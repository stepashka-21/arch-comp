==> flow/design.v <==
module stack_behaviour_easy(
    output wire [3:0] O_DATA,
    input wire RESET,
    input wire CLK,
    input wire[1:0] COMMAND,
    input wire[2:0] INDEX,
    input wire[3:0] I_DATA
);
    reg [3:0] stack [0:4];
    reg [2:0] index;
    reg [3:0] data = 4'b0000;
    assign O_DATA = data;
    always @(posedge CLK or posedge RESET) begin
        if (RESET) begin
            index = 3'b000;
            for (integer i = 0; i < 5; i = i + 1)
                stack[i] = 4'b0000;
            data = 4'b0000;
        end else begin 
            case (COMMAND)
                2'b01: begin  
                    stack[index] = I_DATA;
                    index = (index == 4) ? 0 : (index + 1) % 5;
                    data = 4'b0000;
                end
                2'b10: begin  
                    index = (index == 0) ? 4 : (index - 1) % 5;
                    data = stack[index];
                end
                2'b11: begin  
                    index = index;
                    if (index == 0)
                        data = stack[4 - INDEX % 5];
                    else 
                        data = stack[(index - 1 < INDEX % 5) ? (index - 1 + 5 - INDEX % 5) : (index - 1 - INDEX % 5)];
                end
            endcase
        end
    end
endmodule
# Reports on stack_behaviour_easy
# The steps from the RTL of stack_behaviour_easy to its reports follow in flow order.
# Line numbers count from 1 in the design file above.
# Library cell names are shortened.
# The mark -- stands for no value.
[design] top="stack_behaviour_easy" clk_port="CLK" cell_library="sky130hd" pvt_corner="tt_025C_1v80"

# Word-level counts
# Counts by Yosys on the flattened word-level netlist (proc, flatten, opt, wreduce). Print and check cells are left out. Cells with the same type and inputs are merged into one.
[classes] n_addsub=6 multipliers=0 div_mod_pow=3 cmp=1 n_eq=19 n_shift=0 mux=9 logic=0 reduce_logical=11
[op_table] op="modulo 32 x 3 -> 32 bit (second input constant)" n=2
[op_table] op="modulo 3 x 3 -> 32 bit (second input constant)" n=1
[op_table] op="parallel mux 4 bit (select 5 bit)" n=3
[op_table] op="< comparator 32 bit" n=1
[op_table] op="equality test 3 x 2 -> 1 bit (second input constant)" n=8
[op_table] op="equality test 3 x 1 -> 1 bit (second input constant)" n=4
[op_table] op="equality test 3 bit (second input constant)" n=4
[op_table] op="logical NOT 3 bit" n=4
[op_table] op="parallel mux 4 bit (select 3 bit)" n=1
[op_table] op="AND reduction 2 bit" n=5
[op_table] op="two-way mux 3 bit" n=3
[op_table] op="subtractor 3 bit" n=2
[op_table] op="parallel mux 3 bit (select 2 bit)" n=1
[op_table] op="equality test 2 bit (second input constant)" n=2
[op_table] op="adder 3 x 1 -> 4 bit (second input constant)" n=1
[op_table] op="subtractor 3 x 1 -> 4 bit (second input constant)" n=1
[op_table] op="two-way mux 4 bit" n=1
[op_table] op="subtractor 3 bit (first input constant)" n=1
[op_table] op="adder 3 bit (second input constant)" n=1
[op_table] op="nonzero test 3 bit" n=1
[op_table] op="equality test 2 x 1 -> 1 bit (second input constant)" n=1
[op_table] op="nonzero test 2 bit" n=1
[bits] ff_bits=27 latch_bits=0 ramBits=0 rom_bits=0 clocked_rd_ports_x_width=0 n_memories=0 output_inout_bits=4 elab_cells=56

# Depth
# Depth = most cells in a row (Yosys ltp): at word level without a register or memory, in the mapped netlist without a sequential cell, where the memories' decode and read muxes count.
[depth] word_depth=8 ABC_AREA=1 depth_mapped=36 mapped_depth_nobuf=36

# Synthesis result
# The flow's flattened synthesis, as Yosys stat reports it; memories are mapped. The netlist is that of the ABC_AREA named above (0 if unset); the other value can give another one.
# The area totals of this step are shown rounded.
[types] type="dfrtp_1" n=27 type_area_um2=675.648
[types] type="nand2_1" n=112 type_area_um2=420.403
[types] type="ha_1" n=29 type_area_um2=362.848
[types] type="nand3_1" n=48 type_area_um2=240.23
[types] type="inv_1" n=54 type_area_um2=202.694
[types] type="o21ai_0" n=30 type_area_um2=150.144
[types] type="nor2_1" n=23 type_area_um2=86.333
[types] type="a21oi_1" n=17 type_area_um2=85.082
[types] type="nand2_2" n=12 type_area_um2=75.072
[types] type="xor2_1" n=7 type_area_um2=61.309
[types] type="nand3_4" n=3 type_area_um2=52.55
[types] type="nand3_2" n=4 type_area_um2=40.038
[types] type="o21ai_1" n=7 type_area_um2=35.034
[types] type="xnor2_1" n=4 type_area_um2=35.034
[types] type="nand2_4" n=3 type_area_um2=33.782
[types] type="nor2_4" n=3 type_area_um2=33.782
[types] type="nand4_1" n=5 type_area_um2=31.28
[types] type="o22ai_1" n=4 type_area_um2=25.024
# Other cell types: 28; their cells: 40.
[mapped] cells=432 synth_area_um2=2970 ffs=27

# Timing after synthesis
# Path of least setup slack by OpenSTA after synthesis, without wires, with an ideal clock, recovery checks aside; 20% of the period is set as input and as output delay. Where synthesis merged equal registers, the netlist keeps one of their names.
[synth_path] path_kind="input-to-reg" from="input port COMMAND[1]" to="register data[2]" clock_period_ns=7.88 setup_time_ns=0.122 t_first_pin_ns=1.576 arrival_ns=5.419 slack_ns=2.340 path_delay_ns=3.965 driving_pins=36 n_path_buf=1 synth_period_reached_ns=5.54
# "path_delay_ns" = arrival - input delay + setup time.
# "driving_pins" counts driving pins, that of a launching flip-flop among them; a cell with two outputs on the path counts twice.
# "synth_period_reached_ns" = period - worst setup slack (recovery checks aside). The figure is calculated, with input and output delays left at 20% of the set period.
# At most two assigning lines are given for a register; there are more.
[synth_between] cell_sequence="inv_1 ha_1 buf_2 nand2_8 nand3_4 inv_1 ha_1 inv_1 nand4_1 nand2_1 nand2_1 nand2_1 ha_1 inv_1 nand2_1 nand2_1 nand2_2 nand3_4 nor2_8 xor2_1 ha_1 inv_1 nand3_1 nand2_1 nor3_4 nand2_2 nand2_2 nand3_4 inv_4 nand2_4 nand2_2 nand2_1 nor2_1 nand2_1 nand2_1 a21oi_2"
[synth_lines] item="start, declared" line_no=5 source="input wire[1:0] COMMAND,"
[synth_lines] item="end, assigned" line_no=28 source="data = stack[index];"
[synth_lines] item="end, assigned" line_no=33 source="data = stack[4 - INDEX % 5];"
[synth_lines] item="end, declared" line_no=11 source="reg [3:0] data = 4'b0000;"
# Chain of elaborated cells between the ends: none given.

# Worst path after layout
# From the final timing report of entry B: the path of least setup slack in the routed layout; clock arrival at registers is part of the times.
[layout_path] path_kind="input-to-reg" from="input port COMMAND[0]" to="register data[1]" clock_period_ns=4.76 setup_time_ns=0.11 t_first_pin_ns=0.95 arrival_ns=4.58 slack_ns=0.33 driving_pins=33 n_path_buf=2
# At most two assigning lines are given for a register; there are more.
[layout_between] cell_sequence="dlymetal6s2s_1 ha_4 nand2_8 nand3_4 inv_2 ha_4 inv_1 nand4_1 buf_4 nand3_2 nand2_2 nand2_2 ha_1 inv_1 nand3_2 nand2_4 nand3_4 nor2_8 xor2_4 ha_2 inv_1 nand3_2 nand2_2 nor3_4 nand2_2 nand2_2 nand2_1 nand2_2 nand2_8 nand2_4 nand3_1 o21ai_1 a21oi_1"
[layout_lines] item="start, declared" line_no=5 source="input wire[1:0] COMMAND,"
[layout_lines] item="end, assigned" line_no=28 source="data = stack[index];"
[layout_lines] item="end, assigned" line_no=33 source="data = stack[4 - INDEX % 5];"
[layout_lines] item="end, declared" line_no=11 source="reg [3:0] data = 4'b0000;"
# Chain of elaborated cells between the ends: none given.

# Settings and measured results of 2 stored flow runs for module stack_behaviour_easy (sky130hd), not sorted in any way. The constraints put input and output delay at 20% of the set period each and load the outputs with 0.01 pF.
# "period_less_ws_ns": clock period set for the run, less the worst setup slack. It is reckoned from that one timing run; input and output delays stay at 20% of the period that was set.
# "worst_path_time_ns" = time allowed to the worst setup path (clock period - input delay - output delay, where it has them) - its slack; a late launch clock adds to it, a late capture clock takes from it.
# Measured values are rounded.
run="entry A" settings period_ns=4.54 CORE_UTILIZATION=42 SETUP_SLACK_MARGIN=1.15 PLACE_DENSITY_LB_ADDON=0.17 CORE_ASPECT_RATIO=0.56 CELL_PAD_IN_SITES_DETAIL_PLACEMENT=0 TNS_END_PERCENT=60 GPL_ROUTABILITY_DRIVEN=0 CTS_CLUSTER_SIZE=95 CAP_MARGIN=35 SLEW_MARGIN=5 MIN_ROUTING_LAYER="met2" CORE_MARGIN=2
run="entry A" outcome="incomplete, routing halted on GRT-0116"
run="entry B" settings period_ns=4.76 CORE_UTILIZATION=19 PLACE_DENSITY=0.64 CELL_PAD_IN_SITES_DETAIL_PLACEMENT=0 ABC_AREA=1 GPL_TIMING_DRIVEN=1 GPL_ROUTABILITY_DRIVEN=0 CTS_CLUSTER_DIAMETER=132 CAP_MARGIN=10 MAX_ROUTING_LAYER="met5" CORE_MARGIN=2 SLEW_MARGIN=20
run="entry B" results synth_area_um2=2970 design_die_area_um2=16600 final_stdcell_area_um2=4160 fin_util_pct=27.4 ws_setup_ns=0.326 tns_ns=0.000 hold_ws_ns=0.524 period_less_ws_ns=4.434 worst_path_time_ns=3.48 critical_path_kind="input-to-reg"
